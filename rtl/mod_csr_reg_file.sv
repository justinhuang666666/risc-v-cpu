==> flow/design.v <==
module mod_csr_reg_file (
    input  logic                       clk_i,
    input  logic                       rst_i,
    input  logic [12-1:0] read_addr_i,
    input  logic                       read_enable_i,
    input  logic [12-1:0] write_addr_i,
    input  logic [          32-1:0] write_val_i,
    input  logic                       write_enable_i,
    output logic [          32-1:0] csr_reg_read_o,
    output logic                       except_read_non_existent_CSR_o,
    output logic                       except_write_non_existent_CSR_o,
    output logic                       except_write_to_read_only_CSR_o
);
  logic [32-1:0] mvendorid;   
  logic [32-1:0] marchid;   
  logic [32-1:0]   mimpid;  
  logic [32-1:0] mhartid;   
  logic [32-1:0] misa;   
  logic [32-1:0] mie;   
  logic [32-1:0]   mtvec;  
  logic [32-1:0] mepc;   
  logic [32-1:0] mcause;   
  logic [32-1:0] mtval;   
  logic [32-1:0] mip;   
  logic is_CSR_read_only;
  logic is_CSR_addr_valid;
  assign mvendorid = 32'b0;
  assign marchid = 32'b0;
  assign mimpid = 32'b0;
  assign misa = 32'b0;
  assign mhartid = 32'b0;
  assign is_CSR_read_only = (write_addr_i == 12'hF11  || write_addr_i == 12'hF12 || 
                               write_addr_i == 12'hF13     || write_addr_i == 12'hF14);
  assign is_CSR_addr_valid = is_CSR_read_only || (write_addr_i == 12'h301 ||
                               write_addr_i == 12'h304     || write_addr_i == 12'h305 ||
                               write_addr_i == 12'h341    || write_addr_i == 12'h342 ||
                               write_addr_i == 12'h343   || write_addr_i == 12'h344);
  always_comb begin
    csr_reg_read_o = 32'b0;
    except_read_non_existent_CSR_o = 0;
    if (read_enable_i) begin
      unique case (read_addr_i)
        12'hF11: csr_reg_read_o = mvendorid;
        12'hF12:   csr_reg_read_o = marchid;
        12'hF13:    csr_reg_read_o = mimpid;
        12'hF14:   csr_reg_read_o = mhartid;
        12'h301:      csr_reg_read_o = misa;
        12'h304:       csr_reg_read_o = mie;
        12'h305:     csr_reg_read_o = mtvec;
        12'h341:      csr_reg_read_o = mepc;
        12'h342:    csr_reg_read_o = mcause;
        12'h343:     csr_reg_read_o = mtval;
        12'h344:       csr_reg_read_o = mip;
        default:         except_read_non_existent_CSR_o = 1;
      endcase
    end
  end
  always_ff @(posedge clk_i) begin
    if (rst_i) begin
      mie <= 0;
      mtvec <= 0;
      mepc <= 0;
      mcause <= 0;
      mtval <= 0;
      mip <= 0;
    end else begin
      if (write_enable_i) begin
        unique case (write_addr_i)
          12'h304:    mie <= write_val_i;
          12'h305:  mtvec <= write_val_i;
          12'h341:   mepc <= write_val_i;
          12'h342: mcause <= write_val_i;
          12'h343:  mtval <= write_val_i;
          12'h344:    mip <= write_val_i;
          default:      ;   
        endcase
      end
    end
  end
  assign except_write_to_read_only_CSR_o = is_CSR_read_only && write_enable_i;
  assign except_write_non_existent_CSR_o = !is_CSR_addr_valid && write_enable_i;
endmodule
Tool chain data of mod_csr_reg_file
What the tools print for mod_csr_reg_file, step after step.
Line numbers count from 1 in the design file above.
Operators carry their Yosys type and port widths (W data, S select, Z words).
Cell names lack the library's common part.
Not given: n/a
- top module: mod_csr_reg_file
- clock port: clk_i
- standard-cell library: sky130hd
- library corner: tt_025C_1v80

Word-level counts
Source: Yosys, flattened and elaborated, memories not mapped. Widths are those after wreduce. Registers that Yosys merges into a memory's read port (data or address) are not register bits. Print and check cells do not count. Equal cells are merged and count once.
- noted input bits: 60
- output and inout bits: 35
- bits in registers at 192
- word-level cells at 52
- reductions and logical operators at 20
- mux-type cells at 4
- equal/unequal tests: 22
- operator list (operator ; count):
    $pmux W32 S6 ; 1
    $eq A12 B10 Y1 const B ; 14
    $eq A12 B12 Y1 const B ; 8
    $mux W32 ; 1
    $reduce_and A2 Y1 ; 6
    $reduce_or A11 Y1 ; 1
    $logic_or A1 B1 Y1 ; 10
    $logic_and A1 B1 Y1 ; 2
    $mux W1 ; 2
    $logic_not A1 Y1 ; 1

Longest topological paths
Depth = most cells in a row (Yosys ltp): at word level without a register or memory, in the mapped netlist without a sequential cell, where the memories' decode and read muxes count.
- noted depth after elaboration: 10
- ABC_AREA at 0
- depth in mapped cells at 7
- mapped depth without buffers: 4

After synthesis
Yosys stat after the flow's synthesis: flattened, memories mapped to cells. It holds for the ABC_AREA given above (unset counts as 0); a run with the other value may have another netlist.
- cell types (type ; count ; total area (sq um)):
    dfxtp_1 ; 192 ; 3.84E+03
    nand2_1 ; 335 ; 1.26E+03
    a21oi_1 ; 173 ; 865.83
    mux2_2 ; 34 ; 382.867
    mux2i_1 ; 30 ; 300.288
    o221ai_1 ; 30 ; 262.752
    a22oi_1 ; 33 ; 247.738
    clkbuf_1 ; 65 ; 243.984
    nand3_1 ; 37 ; 185.178
    a21oi_2 ; 20 ; 175.168
    o21ai_0 ; 35 ; 175.168
    nand2_2 ; 20 ; 125.12
    buf_2 ; 21 ; 105.101
    buf_6 ; 9 ; 101.347
    or4_1 ; 7 ; 52.55
    nor4bb_1 ; 4 ; 40.038
    and4_1 ; 4 ; 35.034
    nand4b_1 ; 4 ; 35.034
Not listed: further types 21, cells in them 38.
- mapped flip-flops: 192
- noted mapped cells: 1091
- noted chip area (Yosys): 8698.3 sq um
- noted sequential area: 3843.7 sq um

Timing after synthesis
OpenSTA on the mapped netlist: ideal clock, no wires. The path of least setup slack (recovery checks aside). Input and output delay are each 20% of the period. Register names are those of the netlist, which keeps one name where synthesis merged equal registers.
- path type: in2out
- from: in read_addr_i[5]
- to: out csr_reg_read_o[0]
- path buffers at 1
- arrival: 1.933 ns
- external input delay: 0.456 ns
- setup slack: -0.109 ns
- delay of the path at 1.477 ns
- period: 2.28 ns
- noted stages: 5
- synthesis period reached at 2.389 ns
"delay of the path" = arrival - input delay + setup time.
A path that ends at an output port has no setup time.
"stages" counts driving pins, that of a launching flip-flop among them; a cell with two outputs on the path counts twice.
"synthesis period reached" = period - worst setup slack (recovery checks aside). The figure is calculated, with input and output delays left at 20% of the set period.
Between the ends stands the longest chain of elaborated cells between them, by number of cells; it is not shown to be the way that was timed. Of several equally long chains one is given.
A line is the first line of the expression or statement that the cell stems from. Yosys adds cells for indexed reads and writes and turns some case tables into memories.
- path through: nor4_1 > nand2_1 > or2_2 > clkbuf_1 > o221ai_1
- noted cells in the longest elaborated chain: 3
- RTL lines, path after synthesis (element ; line ; text):
    from (decl) ; 4 ; input  logic [12-1:0] read_addr_i,
    $eq A12 B10 Y1 ; 42 ; unique case (read_addr_i)
    $pmux W32 S6 ; 42 ;
    $mux W32 ; 41 ; if (read_enable_i) begin
    to (decl) ; 9 ; output logic [          32-1:0] csr_reg_read_o,

Timing after layout
From the final timing report of run 1: the path of least setup slack in the routed layout; clock arrival at registers is part of the times.
- path type: in2out
- from: in read_addr_i[4]
- to: out csr_reg_read_o[1]
- arrival: 2.05 ns
- period: 2.33 ns
- path buffers at 6
- external input delay: 0.47 ns
- setup slack: -0.19 ns
- noted stages: 9
Between the ends stands the longest chain of elaborated cells between them, by number of cells; it is not shown to be the way that was timed. Of several equally long chains one is given.
- path through: buf_8 > nor4_4 > buf_4 > buf_12 > nand3_4 > clkbuf_16 > buf_12 > o221ai_4 > buf_6
- noted cells in the longest elaborated chain: 3
- RTL lines, path after layout (element ; line ; text):
    from (decl) ; 4 ; input  logic [12-1:0] read_addr_i,
    $eq A12 B10 Y1 ; 42 ; unique case (read_addr_i)
    $pmux W32 S6 ; 42 ;
    $mux W32 ; 41 ; if (read_enable_i) begin
    to (decl) ; 9 ; output logic [          32-1:0] csr_reg_read_o,

Memo
Re: implementation data of mod_csr_reg_file

Measured results for mod_csr_reg_file: 2 stored runs of the Yosys and OpenROAD flow on sky130hd. The settings differ; the order carries no meaning. The constraints put input and output delay at 20% of the set period each and load the outputs with 0.01 pF.
"achieved clock period" = clock period - worst setup slack. The figure is calculated, with input and output delays left at 20% of the set period.
"critical setup path time": the worst setup path's part of the clock period (all of it between registers, 20% less for each end at a port) less its slack. A launch clock that arrives late makes it longer, a capture clock that arrives late makes it shorter.
"power consumption" rests on the timing tool's default activity at the inputs, not on a simulated workload.

Run 1

==> flow/run.sh <==
#!/bin/bash
# the make line also repeats the synthesis and layout settings of config.mk as NAME=value (left out here)
make -C /OpenROAD-flow-scripts/flow DESIGN_CONFIG=/design/flow/config.mk WORK_HOME=/design/flow/orfs CLKGATE_MAP_FILE= finish
==> flow/config.mk <==
export PLATFORM = sky130hd
export DESIGN_NAME = mod_csr_reg_file
export DESIGN_NICKNAME = mod_csr_reg_file
export VERILOG_FILES = /design/flow/design.v
export SDC_FILE = /design/flow/constraint.sdc
export NUM_CORES = 4
export LEC_CHECK = 0
export ABC_AREA = 0
export CAP_MARGIN = 40
export CELL_PAD_IN_SITES_GLOBAL_PLACEMENT = 3
export CORE_ASPECT_RATIO = 1.36
export CORE_MARGIN = 2
export CORE_UTILIZATION = 16
export GPL_TIMING_DRIVEN = 0
export SLEW_MARGIN = 20
==> flow/constraint.sdc <==
create_clock -name core_clock -period 2.33 [get_ports {clk_i}]
set_input_delay 0.4660 -clock core_clock [delete_from_list [all_inputs] [get_ports {clk_i}]]
set_output_delay 0.4660 -clock core_clock [all_outputs]
set_load 0.01 [all_outputs]

Measured in run 1:
- utilization: 22.7 %
- noted the post-route worst hold slack: 0.451 ns
- post-route setup TNS at -3.657 ns
- overall die area: 56267.7 sq um
- standard-cell area of the final layout at 12190.4 sq um
- power consumption: 6.832 mW
- smallest setup slack at -0.189 ns
- netlist area reported by Yosys at 8698.3 sq um
- achieved clock period at 2.519 ns
- critical setup path time: 1.59 ns
- critical path kind: in2out

Run 2

==> flow/run.sh <==
#!/bin/bash
# the make line also repeats the synthesis and layout settings of config.mk as NAME=value (left out here)
make -C /OpenROAD-flow-scripts/flow DESIGN_CONFIG=/design/flow/config.mk WORK_HOME=/design/flow/orfs CLKGATE_MAP_FILE= finish
==> flow/config.mk <==
export PLATFORM = sky130hd
export DESIGN_NAME = mod_csr_reg_file
export DESIGN_NICKNAME = mod_csr_reg_file
export VERILOG_FILES = /design/flow/design.v
export SDC_FILE = /design/flow/constraint.sdc
export NUM_CORES = 4
export LEC_CHECK = 0
export CAP_MARGIN = 20
export CELL_PAD_IN_SITES_GLOBAL_PLACEMENT = 3
export CORE_ASPECT_RATIO = 1.33
export CORE_MARGIN = 2
export CORE_UTILIZATION = 27
export CTS_CLUSTER_SIZE = 96
export GPL_TIMING_DRIVEN = 1
export PLACE_DENSITY_LB_ADDON = 0.12
export SETUP_SLACK_MARGIN = -0.03
export SLEW_MARGIN = 0
==> flow/constraint.sdc <==
create_clock -name core_clock -period 1.57 [get_ports {clk_i}]
set_input_delay 0.3140 -clock core_clock [delete_from_list [all_inputs] [get_ports {clk_i}]]
set_output_delay 0.3140 -clock core_clock [all_outputs]
set_load 0.01 [all_outputs]

Measured in run 2:
- utilization: 47.6 %
- noted the post-route worst hold slack: 0.203 ns
- post-route setup TNS at -46.224 ns
- overall die area: 33682.2 sq um
- standard-cell area of the final layout at 15055.7 sq um
- power consumption: 10.494 mW
- smallest setup slack at -0.577 ns
- netlist area reported by Yosys at 8698.3 sq um
- achieved clock period at 2.147 ns
- critical setup path time: 1.52 ns
- critical path kind: in2out

==> flow/design.v <==
module mod_mem_ctrl (
    input logic clk_i,
    input logic rst_i,
    input logic [32-1:0] instruction_address_i, 
    input logic instruction_address_stb_i,
    output logic [32-1:0] instruction_readdata_o,
    output logic instruction_readdata_stb_o,
    input logic [32-1:0] loadstore_address_i,
    input logic loadstore_address_stb_i,
    input logic [32-1:0] loadstore_writedata_i,
    input logic loadstore_writedata_stb_i,
    output logic [32-1:0] loadstore_readdata_o,
    output logic loadstore_stb_o,
    input  logic [4-1:0] loadstore_byteenable_i,
    output logic [4-1:0] memory_byteenable_o,
    input logic memory_waitrequest_i,
    input logic [32-1:0] memory_readdata_i,
    output logic [32-1:0] memory_writedata_o,
    output logic [32-1:0] memory_address_o,
    output logic memory_write_o,
    output logic memory_read_o
);
  logic [32-1:0] loadstore_writedata_q;
  logic [32-1:0] instruction_readdata_q, loadstore_readdata_q;
  logic [4-1:0] memory_byteenable_q;
  logic [32-1:0] memory_address_q;
  logic memory_write_q, memory_read_q;
  enum {
    IDLE,
    WAIT_LOAD,
    WAIT_STORE,
    WAIT_IFETCH,
    DONE_LOAD,
    DONE_STORE,
    DONE_IFETCH
  }
      current_state, next_state;
  logic waitrequest_d;
  assign waitrequest_d = memory_waitrequest_i;
  always_comb begin
    case (current_state)
      IDLE: begin
        if (loadstore_address_stb_i && loadstore_writedata_stb_i) begin
          next_state = WAIT_STORE;
        end else if (loadstore_address_stb_i) begin
          next_state = WAIT_LOAD;
        end else if (instruction_address_stb_i) begin
          next_state = WAIT_IFETCH;
        end else begin
          next_state = current_state;
        end
      end
      WAIT_LOAD: begin
        if (waitrequest_d == 0) begin
          next_state = DONE_LOAD;
        end else begin
          next_state = current_state;
        end
      end
      WAIT_STORE: begin
        if (waitrequest_d == 0) begin
          next_state = DONE_STORE;
        end else begin
          next_state = current_state;
        end
      end
      WAIT_IFETCH: begin
        if (waitrequest_d == 0) begin
          next_state = DONE_IFETCH;
        end else begin
          next_state = current_state;
        end
      end
      DONE_LOAD: begin
        next_state = IDLE;
      end
      DONE_STORE: begin
        next_state = IDLE;
      end
      DONE_IFETCH: begin
        next_state = IDLE;
      end
      default: begin
        next_state = IDLE;
      end
    endcase
  end
  always_ff @(posedge clk_i) begin
    if (rst_i) begin
      current_state <= IDLE;
    end else begin
      current_state <= next_state;
    end
  end
  always_ff @(posedge clk_i) begin
    if (rst_i) begin
      memory_address_q <= 0;
      loadstore_writedata_q <= 0;
      memory_byteenable_q <= 0;
      memory_read_q <= 0;
      memory_write_q <= 0;
    end else if (current_state != next_state) begin 
      case (next_state)
        WAIT_LOAD: begin
          memory_address_q <= loadstore_address_i;
          memory_byteenable_q <= loadstore_byteenable_i;
          memory_read_q <= 1;
        end
        WAIT_STORE: begin
          memory_address_q <= loadstore_address_i;
          loadstore_writedata_q <= loadstore_writedata_i;
          memory_byteenable_q <= loadstore_byteenable_i;
          memory_write_q <= 1;
        end
        WAIT_IFETCH: begin
          memory_address_q <= instruction_address_i;
          memory_byteenable_q <= 4'b1111;
          memory_read_q <= 1;
        end
        default: begin
          memory_address_q <= 0;
          loadstore_writedata_q <= 0;
          memory_byteenable_q <= 0;
          memory_read_q <= 0;
          memory_write_q <= 0;
        end
      endcase
    end
  end
  assign memory_address_o = memory_address_q;
  assign memory_writedata_o = loadstore_writedata_q;
  assign memory_byteenable_o = memory_byteenable_q;
  assign memory_read_o = memory_read_q;
  assign memory_write_o = memory_write_q;
  always_ff @(posedge clk_i) begin
    if (rst_i) begin
      instruction_readdata_q <= 0;
      loadstore_readdata_q   <= 0;
    end else if (current_state != next_state) begin
      case (current_state)
        IDLE: begin
        end
        DONE_LOAD: begin
          loadstore_readdata_q <= memory_readdata_i;
        end
        DONE_STORE: begin
        end
        DONE_IFETCH: begin
          instruction_readdata_q <= memory_readdata_i;
        end
        default: begin
          instruction_readdata_q <= 0;
          loadstore_readdata_q   <= 0;
        end
      endcase
    end
  end
  assign loadstore_readdata_o = (current_state == DONE_LOAD) ? memory_readdata_i : loadstore_readdata_q;
  assign loadstore_stb_o = current_state == DONE_STORE || current_state == DONE_LOAD;
  assign instruction_readdata_o = (current_state == DONE_IFETCH) ? memory_readdata_i : instruction_readdata_q;
  assign instruction_readdata_stb_o = current_state == DONE_IFETCH;
endmodule
* Reports on mod_mem_ctrl *
What the tools print for mod_mem_ctrl, step after step.
Line numbers count from 1 in the design file above.
Library cell names are shortened.
A cell with -- has no value.

inputs
  design top = mod_mem_ctrl
  clock input = clk_i
  library = sky130hd
  timing corner = tt_025C_1v80

* After elaboration *
Counts by Yosys on the flattened word-level netlist (proc, flatten, opt, wreduce; memories kept). Register bits leave out memories and registers merged into their read ports (data or address). Print and check cells are left out. Cells with the same type and inputs are merged into one.

storage and ports
  register bits after elaboration = 166
  input port bits = 138
  output and inout port bits = 136
  elaborated cells = 49

operators by class
  equal/unequal tests = 10
  muxes and demuxes = 16
  bitwise logic cells = 4
  reduce/logical cells = 11

operator list
  kind                                                             number
  32-bit parallel mux with 2-bit select                            4
  32-bit two-way mux                                               8
  32-bit by 2-bit equality test with 1-bit output with constant B  4
  32-bit parallel mux with 4-bit select                            1
  32-bit by 3-bit equality test with 1-bit output with constant B  3
  32-bit by 1-bit equality test with 1-bit output with constant B  2
  32-bit inequality test                                           1
  32-bit zero test                                                 1
  2-bit AND reduction                                              4
  4-bit parallel mux with 2-bit select                             1
  3-bit OR reduction                                               2
  1-bit NOT                                                        4
  2-bit OR reduction                                               2
  1-bit parallel mux with 2-bit select                             2
  1-bit logical AND                                                1
  1-bit logical OR                                                 1

* Logic depth *
Yosys ltp: most cells in a row. Word level: on the elaborated netlist, between registers, memories and ports. Mapped: between sequential cells and ports; inverters and the memories' decode and read muxes count.

depth
  word-level depth = 8
  ABC_AREA = 0
  mapped depth = 6
  gate-level depth less buffers = 4

* After synthesis *
The flow's flattened synthesis, as Yosys stat reports it; memories are mapped. The netlist is that of the ABC_AREA named above (0 if unset); the other value can give another one.
The area totals of this step are shown rounded.

synthesis totals
  mapped cells = 679
  synthesis area = 6,570 um^2
  sequential area = 3,320 um^2
  flip-flops = 166
  buffer cells = 62

cell types
  cell      number  total area (um^2)
  dfxtp_1   166     3.32E+03
  mux2_2    63      709.43
  a22oi_1   64      480.461
  o21ai_0   64      320.307
  a221oi_1  32      280.269
  nor2_1    72      270.259
  nor3_1    38      190.182
  a21oi_1   37      185.178
  clkbuf_1  38      142.637
  nand2_1   35      131.376
  buf_6     9       101.347
  buf_2     14      70.067
  nor4_1    9       56.304
  a211oi_1  4       30.029
  mux2_1    2       22.522
  nor4_4    1       21.27
  nand2b_1  3       18.768
  or2_2     3       18.768

Not listed: further types 20, cells in them 25.

* Timing after synthesis *
Path of least setup slack by OpenSTA after synthesis, without wires, with an ideal clock, recovery checks aside; 20% of the period is set as input and as output delay. Where synthesis merged equal registers, the netlist keeps one of their names.

timing path after synthesis
  path kind = flip-flop to output port
  from = register current_state[8]
  to = output port instruction_readdata_o[22]
  period = 2.31 ns
  output delay = 0.462 ns
  time at the first pin = 0.000 ns
  arrival = 1.781 ns
  required time = 1.848 ns
  path slack = 0.067 ns
  delay of the path = 1.781 ns
  stages = 6
  path buffers = 1
  synthesis period reached = 2.243 ns

"delay of the path" is the arrival time less input delay plus setup time.
At an output port there is no setup time.
"stages" counts driving pins, that of a launching flip-flop among them; a cell with two outputs on the path counts twice.
"synthesis period reached" is the clock period less the worst setup slack; recovery checks do not enter. This is arithmetic on one report: input and output delays are still those of the set period (20% each).
The rows between start and end are the longest chain of elaborated cells between them; the timing report does not say that the signal goes this way. Where chains are equally long, one stands for them.
A line is the first line of the expression or statement that the cell stems from. Yosys adds cells for indexed reads and writes and turns some case tables into memories.

on the way, after synthesis
  path through = dfxtp_1 nor4_1 nand4_1 nor3_2 buf_6 mux2_2
  length of the longest elaborated chain = 2
  elaborated cells between the ends (all ways) = 2
  classes of those cells = eq/ne (1); mux (1)

RTL lines, path after synthesis
  item                                             RTL line  RTL
  start, declared                                  37        current_state, next_state;
  start, assigned                                  90        current_state <= IDLE;
  start, assigned                                  92        current_state <= next_state;
  32-bit by 3-bit equality test with 1-bit output  160       assign instruction_readdata_o = (current_state == DONE_IFETCH) ? memory_readdata_i : instruction_readdata_q;
  32-bit two-way mux                               160
  end, declared                                    6         output logic [32-1:0] instruction_readdata_o,

Some nets on the timed path still bear RTL names; the line given drives or declares the net.

named nets, after synthesis
  net                         RTL line  RTL
  instruction_readdata_stb_o  161       assign instruction_readdata_stb_o = current_state == DONE_IFETCH;

* Worst path after layout *
From the final timing report of stored run 1: the path of least setup slack in the routed layout; clock arrival at registers is part of the times.

timing path post-layout
  path kind = flip-flop to output port
  from = register current_state[12]
  to = output port loadstore_readdata_o[8]
  period = 1.94 ns
  output delay = 0.39 ns
  time at the first pin = 0.43 ns
  arrival = 2.55 ns
  required time = 1.55 ns
  path slack = -1.00 ns
  stages = 10
  path buffers = 5

The rows between start and end are the longest chain of elaborated cells between them; the timing report does not say that the signal goes this way. Where chains are equally long, one stands for them.

on the way, post-layout
  path through = dfxtp_1 nor4_2 nand4_1 buf_6 nor4_4 buf_4 buf_6 buf_12 mux2_4 buf_6
  length of the longest elaborated chain = 2
  elaborated cells between the ends (all ways) = 2
  classes of those cells = eq/ne (1); mux (1)

RTL lines, path post-layout
  item                                             RTL line  RTL
  start, declared                                  37        current_state, next_state;
  start, assigned                                  90        current_state <= IDLE;
  start, assigned                                  92        current_state <= next_state;
  32-bit by 3-bit equality test with 1-bit output  158       assign loadstore_readdata_o = (current_state == DONE_LOAD) ? memory_readdata_i : loadstore_readdata_q;
  32-bit two-way mux                               158
  end, declared                                    12        output logic [32-1:0] loadstore_readdata_o,

==> runs of mod_mem_ctrl <==
Design mod_mem_ctrl on sky130hd. What follows are 2 stored runs of the flow, each under its own settings; their order means nothing. The constraints put input and output delay at 20% of the set period each and load the outputs with 0.01 pF.
"time on the worst setup path": the worst setup path's part of the clock period (all of it between registers, 20% less for each end at a port) less its slack. A launch clock that arrives late makes it longer, a capture clock that arrives late makes it shorter.
"total design power": no workload was simulated; the value follows from the tool's default switching activity.
Results are given in rounded form.
Among the settings, - means not set for that run.

setting or result                       stored run 1              stored run 2
period_ns                               1.94                      1.59
CORE_UTILIZATION                        48                        47
SETUP_SLACK_MARGIN                      -0.03                     0.14
PLACE_DENSITY                           0.8                       -
GPL_ROUTABILITY_DRIVEN                  0                         -
CAP_MARGIN                              20                        10
CORE_MARGIN                             2                         2
SLEW_MARGIN                             20                        20
CELL_PAD_IN_SITES_GLOBAL_PLACEMENT      -                         0
TNS_END_PERCENT                         -                         5
GPL_TIMING_DRIVEN                       -                         0
CTS_CLUSTER_SIZE                        -                         53
MAX_ROUTING_LAYER                       -                         met5
post-synthesis cell area (um^2)         6,570                     6,570
area of the die (um^2)                  14,600                    14,900
standard-cell area after layout (um^2)  11,800                    11,300
worst setup slack after layout (ns)     -0.998                    -1.31
worst-case hold slack (ns)              0.479                     0.442
total design power (mW)                 7.48                      9.09
time on the worst setup path (ns)       2.55                      2.59
kind of the worst setup path            flip-flop to output port  flip-flop to output port
